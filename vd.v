==> flow/design.v <==
`timescale 1ns / 1ps
module vd(
    input clk,
    input reset,
    input [1:0] coin,      
    input [1:0] select,    
    input confirm,         
    output reg dispense,
    output reg [3:0] change
);
    reg [3:0] total;       
    reg [3:0] price;
    reg [2:0] state;
    parameter IDLE = 3'd0, COLLECT = 3'd1, DISPENSE = 3'd2, RETURN_CHANGE = 3'd3, RESET = 3'd4;
    always @(*) begin
        case (select)
            2'b00: price = 4'd5;   
            2'b01: price = 4'd7;   
            2'b10: price = 4'd10;  
            default: price = 4'd0;
        endcase
    end
    always @(posedge clk or posedge reset) begin
        if (reset) begin
            state <= IDLE;
            total <= 0;
            dispense <= 0;
            change <= 0;
        end else begin
            case (state)
                IDLE: begin
                    dispense <= 0;
                    change <= 0;
                    total <= 0;
                    if (confirm) begin
                        state <= COLLECT;
                    end
                end
                COLLECT: begin
                    case (coin)
                        2'b01: total <= total + 1;
                        2'b10: total <= total + 2;
                        2'b11: total <= total + 5;
                        default: total <= total;
                    endcase
                    if (total >= price) begin
                        state <= DISPENSE;
                    end
                end
                DISPENSE: begin
                    dispense <= 1;
                    state <= RETURN_CHANGE;
                end
                RETURN_CHANGE: begin
                    if (total > price) begin
                        change <= total - price;
                    end else begin
                        change <= 0;
                    end
                    state <= RESET;
                end
                RESET: begin
                    total <= 0;
                    dispense <= 0;
                    state <= IDLE;
                end
            endcase
        end
    end
endmodule
## Tool chain data of vd

What the tools print for vd, step after step.
Lines are those of the file above, counted from 1.
Library cell names are shortened.
The mark -- stands for no value.

| set-up | value |
|---|---|
| design top | vd |
| clock port | clk |
| standard-cell library | sky130hd |
| library corner | tt_025C_1v80 |

## Word level

Source: Yosys, flattened and elaborated, memories not mapped. Widths are those after wreduce. Registers that Yosys merges into a memory's read port (data or address) are not register bits. Print and check cells do not count. Equal cells are merged and count once.

| bit counts | value |
|---|---|
| bits of input ports | 7 |
| bits in registers | 12 |

| operators by class | value |
|---|---|
| muxes and demuxes | 9 |
| reductions and logical operators | 9 |
| magnitude comparators | 2 |
| add/subtract/negate cells | 4 |
| equal/unequal tests | 12 |

Operators with widths:

| kind | number |
|---|---|
| 4-bit case mux with 3-bit select | 2 |
| 4-bit case mux with 2-bit select | 2 |
| 3-bit case mux with 5-bit select | 1 |
| 2-bit == test with constant B | 3 |
| 2-bit nonzero test | 3 |
| 3-bit by 2-bit == test with 1-bit output with constant B | 2 |
| 3-bit 2-to-1 mux | 2 |
| 5-bit nonzero test | 1 |
| 2-bit by 1-bit == test with 1-bit output with constant B | 2 |
| 2-bit != test with constant B | 2 |
| 4-bit by 1-bit adder with 4-bit output with constant B | 1 |
| 4-bit by 2-bit adder with 4-bit output with constant B | 1 |
| 4-bit by 3-bit adder with 4-bit output with constant B | 1 |
| 4-bit subtractor | 1 |
| 4-bit greater-or-equal comparator | 1 |
| 4-bit > comparator | 1 |
| 4-bit != test with constant B | 1 |
| 4-bit 2-to-1 mux | 1 |
| 3-bit by 1-bit == test with 1-bit output with constant B | 1 |
| 3-bit == test with constant B | 1 |
| 3-bit logical NOT | 1 |
| 3-bit AND reduction | 1 |
| 2-bit logical NOT | 1 |
| 2-bit AND reduction | 1 |
| 2-bit OR reduction | 1 |
| 1-bit case mux with 2-bit select | 1 |

## Depth

Depth = most cells in a row (Yosys ltp): at word level without a register or memory, in the mapped netlist without a sequential cell, where the memories' decode and read muxes count.

| logic depth | value |
|---|---|
| depth in word-level cells | 5 |
| ABC_AREA | 0 |
| mapped depth | 10 |

## Mapped cells and area

Source: synth_stat.txt of the flow (Yosys; design flattened, memories mapped). It holds for the ABC_AREA given above (unset counts as 0); a run with the other value may have another netlist.
Totals and module areas in this step are rounded.

| synthesis totals | value |
|---|---|
| buffer cells | 1 |
| mapped cells | 91 |
| area of sequential cells | 352 um2 |
| flip-flops | 14 |
| chip area (Yosys) | 887 um2 |

Cell types:

| cell type | number | area in all (um2) |
|---|---|---|
| dfrtp_1 | 13 | 325.312 |
| ha_1 | 12 | 150.144 |
| inv_1 | 14 | 52.55 |
| a32o_1 | 3 | 30.029 |
| dfstp_2 | 1 | 26.275 |
| nand2_1 | 7 | 26.275 |
| nor2_1 | 7 | 26.275 |
| a21oi_1 | 5 | 25.024 |
| fa_1 | 1 | 20.019 |
| o21ai_0 | 4 | 20.019 |
| xnor2_1 | 2 | 17.517 |
| a311oi_2 | 1 | 15.014 |
| o21a_1 | 2 | 15.014 |
| nand2b_1 | 2 | 12.512 |
| nor2b_1 | 2 | 12.512 |
| a311o_1 | 1 | 10.01 |
| and4b_1 | 1 | 10.01 |
| nor3_1 | 2 | 10.01 |

Other cell types: 11; their cells: 11.

## Path before layout

OpenSTA on the mapped netlist: ideal clock, no wires. The path of least setup slack (recovery checks aside). Input and output delay are each 20% of the period. Register names are those of the netlist, which keeps one name where synthesis merged equal registers.

| timing post-synthesis | value |
|---|---|
| path kind | input to register |
| from | input port select[0] |
| to | register state |
| driving pins on the path | 10 |
| setup slack | 0.361 ns |
| time at the first pin | 0.508 ns |
| buffers on the path | 0 |
| delay of the path | 1.671 ns |
| arrival | 2.058 ns |
| period | 2.54 ns |
| synthesis period reached | 2.179 ns |

"delay of the path" is the arrival time less input delay plus setup time.
"driving pins on the path": output pins that drive a net of the path, with the launching flip-flop's if there is one; two outputs of one cell count as two.
"synthesis period reached" = period - worst setup slack (recovery checks aside). The figure is calculated, with input and output delays left at 20% of the set period.
An end named without its bit number is one bit of that signal or, where synthesis recoded a state register, one of its new flip-flops.
Between the ends stands the longest chain of elaborated cells between them, by number of cells; it is not shown to be the way that was timed. Of several equally long chains one is given.
A line is the first line of the expression or statement that the cell stems from. Yosys adds cells for indexed reads and writes and turns some case tables into memories.
A register here has more assigning lines than the two given.

| between the ends, post-synthesis | value |
|---|---|
| cell sequence | inv_1 ha_1 nor2_1 inv_1 ha_1 fa_1 nand2b_1 o2bb2ai_1 nor2b_1 a22o_1 |
| length of the longest elaborated chain | 5 |
| elaborated cells between the ends (all ways) | 9 |
| RTL lines with such cells | 3 |

RTL lines, path post-synthesis:

| item | line | RTL |
|---|---|---|
| start: declaration | 6 | `input [1:0] select,` |
| 2-bit == test | 16 | `case (select)` |
| 4-bit case mux with 3-bit select | 16 |  |
| 4-bit greater-or-equal comparator | 46 | `if (total >= price) begin` |
| 3-bit 2-to-1 mux | 46 |  |
| 3-bit case mux with 5-bit select | 30 | `case (state)` |
| end: assignment | 25 | `state <= IDLE;` |
| end: assignment | 36 | `state <= COLLECT;` |
| end: declaration | 13 | `reg [2:0] state;` |

## Timing after layout

From the final timing report of job 1: the path of least setup slack in the routed layout; clock arrival at registers is part of the times.

| timing after layout | value |
|---|---|
| path kind | register to register |
| from | register total[1] |
| to | register state |
| time at the first pin | 0.28 ns |
| arrival | 1.89 ns |
| period | 1.42 ns |
| driving pins on the path | 7 |
| setup slack | -0.29 ns |
| buffers on the path | 0 |

An end named without its bit number is one bit of that signal or, where synthesis recoded a state register, one of its new flip-flops.
Between the ends stands the longest chain of elaborated cells between them, by number of cells; it is not shown to be the way that was timed. Of several equally long chains one is given.
A register here has more assigning lines than the two given.

| between the ends, after layout | value |
|---|---|
| cell sequence | dfrtp_1 inv_1 fa_2 nand2b_4 o2bb2ai_4 nor2b_4 a22o_1 |
| length of the longest elaborated chain | 3 |
| elaborated cells between the ends (all ways) | 5 |
| RTL lines with such cells | 2 |

RTL lines, path after layout:

| item | line | RTL |
|---|---|---|
| start: declaration | 11 | `reg [3:0] total;` |
| start: assignment | 41 | `2'b01: total <= total + 1;` |
| start: assignment | 42 | `2'b10: total <= total + 2;` |
| 4-bit greater-or-equal comparator | 46 | `if (total >= price) begin` |
| 3-bit 2-to-1 mux | 46 |  |
| 3-bit case mux with 5-bit select | 30 | `case (state)` |
| end: assignment | 25 | `state <= IDLE;` |
| end: assignment | 36 | `state <= COLLECT;` |
| end: declaration | 13 | `reg [2:0] state;` |

Hand-over note for vd

2 stored runs of vd in the flow (synthesis by Yosys, layout by OpenROAD, sky130hd cells), in arbitrary order. Constraints: input delay and output delay 20% of the set period each, output load 0.01 pF.
"worst path time" means the part of the period allowed to the worst setup path (the constraints hold back 20% at inputs and 20% at outputs) less its slack; where the path has registers, the arrival times of their clocks count too.
By "total power after layout" is meant OpenSTA's value without simulated activity: inputs other than the clock are taken to toggle once in ten clock periods, and the tool carries that through the logic.
Values from the reports are rounded here.
Among the settings, -- means not set for that run.
Among the results, -- means that no value is shown for the run.

| setting or result | job 1 | job 2 |
|---|---|---|
| period_ns | 1.42 | 1.36 |
| CORE_UTILIZATION | 38 | 52 |
| PLACE_DENSITY_LB_ADDON | 0.16 | 0.17 |
| CELL_PAD_IN_SITES_DETAIL_PLACEMENT | 1 | 0 |
| TNS_END_PERCENT | 70 | -- |
| GPL_TIMING_DRIVEN | 1 | -- |
| CTS_CLUSTER_SIZE | 47 | 40 |
| CTS_CLUSTER_DIAMETER | 104 | 62 |
| CAP_MARGIN | 5 | 20 |
| SLEW_MARGIN | 30 | 5 |
| MAX_ROUTING_LAYER | met4 | met4 |
| CORE_MARGIN | 2 | 10 |
| CELL_PAD_IN_SITES_GLOBAL_PLACEMENT | -- | 3 |
| ABC_AREA | -- | 0 |
| MIN_ROUTING_LAYER | -- | met2 |
| worst path time (ns) | 1.71 | -- |
| type of the worst setup path | register to register | -- |
| synthesis area (um2) | 887 | -- |
| total power after layout (uW) | 1020 | -- |
| post-route utilization (%) | 67.8 | -- |
| setup slack of the critical path (ns) | -0.288 | -- |
| die outline area (um2) | 2740 | -- |

Job 2: no final report: placement broke off with FLW-0024

End of note.
